==> flow/design.v <==
module weighted_picker_fsm (
    input  wire        clk,
    input  wire        rst_n,    
    input  wire        start,    
    input  wire [7:0]  rnd_in,
    output reg  [3:0]  sym_out,
    output reg         done
);
    localparam S_IDLE  = 2'd0;
    localparam S_CHECK = 2'd1;
    localparam S_DONE  = 2'd2;
    reg [1:0] state;
    reg [7:0] rnd_reg;
    always @(posedge clk or negedge rst_n) begin
        if (!rst_n) begin
            state   <= S_IDLE;
            rnd_reg <= 8'd0;
            sym_out <= 4'd0;
            done    <= 1'b0;
        end else begin
            done <= 1'b0; 
            case (state)
                S_IDLE: begin
                    if (start) begin
                        rnd_reg <= rnd_in;
                        state   <= S_CHECK;
                    end
                end
                S_CHECK: begin
                    if      (rnd_reg <= 8'd32)   sym_out <= 4'd0;  
                    else if (rnd_reg <= 8'd64)   sym_out <= 4'd1;  
                    else if (rnd_reg <= 8'd96)   sym_out <= 4'd2;  
                    else if (rnd_reg <= 8'd128)  sym_out <= 4'd3;  
                    else if (rnd_reg <= 8'd160)  sym_out <= 4'd4;  
                    else if (rnd_reg <= 8'd192)  sym_out <= 4'd5;  
                    else if (rnd_reg <= 8'd224)  sym_out <= 4'd6;  
                    else                         sym_out <= 4'd7;  
                    state <= S_DONE;
                end
                S_DONE: begin
                    done  <= 1'b1;   
                    state <= S_IDLE; 
                end
            endcase
        end
    end
endmodule
Reports on weighted_picker_fsm:

What the tools print for weighted_picker_fsm, step after step.
Line numbers count from 1 in the design file above.
Operators: Yosys type, input widths -> output width; for muxes data width and select width s.
Cell names lack the library's common part.
The mark n/a stands for no value.

* top: weighted_picker_fsm
* clock port: clk
* cell library: sky130hd
* timing corner: tt_025C_1v80

After elaboration:

Source: Yosys, flattened and elaborated, memories not mapped. Widths are those after wreduce. Registers that Yosys merges into a memory's read port (data or address) are not register bits. Print and check cells do not count. Equal cells are merged and count once.

* $lt $le $gt $ge: 7
* equality and inequality tests: 3
* multiplexer cells: 10
* reduce/logical cells: 4

Operators with widths (count)
* $le 8x8->1 const B: 4
* $le 8x7->1 const B: 2
* $mux 3: 4
* $le 8x6->1 const B: 1
* $pmux 2 s3: 1
* $mux 2: 3
* $reduce_and 2->1: 2
* $reduce_bool 3->1: 1
* $eq 2x1->1 const B: 1
* $eq 2x2->1 const B: 1
* $ne 2x2->1 const B: 1
* $logic_not 2->1: 1
* $mux 1: 2

* bits in registers: 15
* bits of input ports: 11
* output and inout port bits: 5
* elaborated cells: 28

Logic depth:

Longest topological path by Yosys (ltp), each cell counted once; first at word level (registers and memories cut), then after technology mapping (sequential cells cut; the memories' decode and read muxes count).

* depth in word-level cells: 8
* ABC_AREA: 0
* mapped depth: 3
* mapped depth without buffers: 3

Mapped cells and area:

Yosys stat after the flow's synthesis: flattened, memories mapped to cells. It holds for the ABC_AREA given above (unset counts as 0); a run with the other value may have another netlist.
Totals and module areas in this step are rounded.

Cell types
* dfrtp_1: count 14, total area 350.336 um^2
* mux2_2: count 8, total area 90.086 um^2
* dfstp_2: count 1, total area 26.275 um^2
* a31oi_1: count 2, total area 12.512 um^2
* nor4_1: count 2, total area 12.512 um^2
* o31ai_2: count 1, total area 12.512 um^2
* inv_1: count 3, total area 11.261 um^2
* nor2_1: count 3, total area 11.261 um^2
* or4_4: count 1, total area 11.261 um^2
* nand4b_1: count 1, total area 8.758 um^2
* a21o_1: count 1, total area 7.507 um^2
* buf_4: count 1, total area 7.507 um^2
* nand2_1: count 2, total area 7.507 um^2
* o211ai_1: count 1, total area 7.507 um^2
* o22ai_1: count 1, total area 6.256 um^2
* o21ai_0: count 1, total area 5.005 um^2
* conb_1: count 1, total area 3.754 um^2

* standard cells after synthesis: 44
* chip area (Yosys): 592 um^2
* sequential area: 377 um^2
* flip-flop cells: 15
* buffer cells: 1

Path before layout:

Source: OpenSTA report_checks on the synthesized netlist (no wires, ideal clock, input and output delay 20% of the period each), path of least setup slack; recovery checks are left aside. Register names are those of the netlist, which keeps one name where synthesis merged equal registers.

* kind: flip-flop to flip-flop
* start: reg rnd_reg[1]
* end: reg sym_out[2]
* period: 2.74 ns
* setup time: 0.135 ns
* time at the first pin: 0.000 ns
* data arrival time: 1.171 ns
* required time: 2.605 ns
* setup slack: 1.434 ns
* delay of the path: 1.306 ns
* driving pins on the path: 4
* buffers on the path: 0
* synthesis period reached: 1.306 ns

"delay of the path" is the arrival time less input delay plus setup time.
"driving pins on the path" counts driving pins, that of a launching flip-flop among them; a cell with two outputs on the path counts twice.
"synthesis period reached" is the clock period less the worst setup slack; recovery checks do not enter. This is arithmetic on one report: input and output delays are still those of the set period (20% each).
The rows between start and end are the longest chain of elaborated cells between them; the timing report does not say that the signal goes this way. Where chains are equally long, one stands for them.
Each line given opens the expression or statement behind the cell; cells for indexed reads and writes are added by Yosys, which also makes memories of some case tables.
A register here has more assigning lines than the two given.

* cells stage by stage: dfrtp_1 or4_4 nor4_1 o22ai_1
* cells in the longest elaborated chain: 5
* elaborated cells between the ends (all ways): 8
* source lines of those cells: 4
* classes of those cells: compare: 4; mux: 4

RTL lines, path post-synthesis
* start, declared: RTL line 13 `reg [7:0] rnd_reg;`
* start, assigned: RTL line 17 `rnd_reg <= 8'd0;`
* start, assigned: RTL line 25 `rnd_reg <= rnd_in;`
* $le 8x8->1: RTL line 33 `else if (rnd_reg <= 8'd128)  sym_out <= 4'd3;`
* $mux 3: RTL line 33
* $mux 3: RTL line 32 `else if (rnd_reg <= 8'd96)   sym_out <= 4'd2;`
* $mux 3: RTL line 31 `else if (rnd_reg <= 8'd64)   sym_out <= 4'd1;`
* $mux 3: RTL line 30 `if      (rnd_reg <= 8'd32)   sym_out <= 4'd0;`
* end, assigned: RTL line 30
* end, assigned: RTL line 31
* end, declared: RTL line 6 `output reg  [3:0]  sym_out,`

Worst path after layout:

Path of least setup slack in the final report of job 1 (OpenROAD, finished layout, wires in). Where an end is a register, its clock arrival counts in the times.

* kind: flip-flop to output port
* start: reg sym_out[1]
* end: out sym_out[1]
* period: 1.61 ns
* output delay: 0.32 ns
* time at the first pin: 0.28 ns
* data arrival time: 1.18 ns
* required time: 1.29 ns
* setup slack: 0.11 ns
* driving pins on the path: 2
* buffers on the path: 1

A register here has more assigning lines than the two given.

* cells stage by stage: dfrtp_1 clkdlybuf4s50_1
* cells in the longest elaborated chain: 0
* elaborated cells between the ends (all ways): 0
* source lines of those cells: 0

RTL lines, path post-layout
* start, declared: RTL line 6 `output reg  [3:0]  sym_out,`
* start, assigned: RTL line 18 `sym_out <= 4'd0;`
* start, assigned: RTL line 30 `if      (rnd_reg <= 8'd32)   sym_out <= 4'd0;`
* end, declared: RTL line 6

weighted_picker_fsm through Yosys and OpenROAD on sky130hd: 2 stored runs, unordered, with their settings and measured results. The constraints put input and output delay at 20% of the set period each and load the outputs with 0.01 pF.
"clock period reached" is the run's clock period less its worst setup slack. It is reckoned from that one timing run; input and output delays stay at 20% of the period that was set.
"critical path time": the worst setup path's part of the clock period (all of it between registers, 20% less for each end at a port) less its slack. A launch clock that arrives late makes it longer, a capture clock that arrives late makes it shorter.
By "power" is meant OpenSTA's value without simulated activity: inputs other than the clock are taken to toggle once in ten clock periods, and the tool carries that through the logic.
Results are given in rounded form.

### Job 1

Settings: `period_ns=1.61`, `CORE_UTILIZATION=53`, `PLACE_DENSITY_LB_ADDON=0.13`, `CORE_MARGIN=10`, `TNS_END_PERCENT=55`, `ABC_AREA=0`, `GPL_TIMING_DRIVEN=1`, `CTS_CLUSTER_SIZE=86`, `CAP_MARGIN=20`, `SLEW_MARGIN=20`

- Clock period reached: 1.498 ns
- Post-synthesis cell area: 592 um^2
- Critical path time: 1.18 ns
- Worst setup path kind: flip-flop to output port
- Setup slack of the worst path: 0.112 ns
- Standard-cell area after routing: 776 um^2
- Utilization: 78.3 %
- Sum of negative setup slack: 0.000 ns
- Power: 622 uW
- Area of the die: 2850 um^2

### Job 2

Settings: `period_ns=1.34`, `CORE_UTILIZATION=67`, `SETUP_SLACK_MARGIN=0.36`, `PLACE_DENSITY_LB_ADDON=0.07`, `CORE_ASPECT_RATIO=1.4`, `CELL_PAD_IN_SITES_DETAIL_PLACEMENT=1`, `TNS_END_PERCENT=85`, `ABC_AREA=1`, `MIN_ROUTING_LAYER=met1`, `MAX_ROUTING_LAYER=met4`, `CAP_MARGIN=20`, `CORE_MARGIN=2`, `SLEW_MARGIN=20`

Stopped before the end: floorplanning reported PDN-0185.
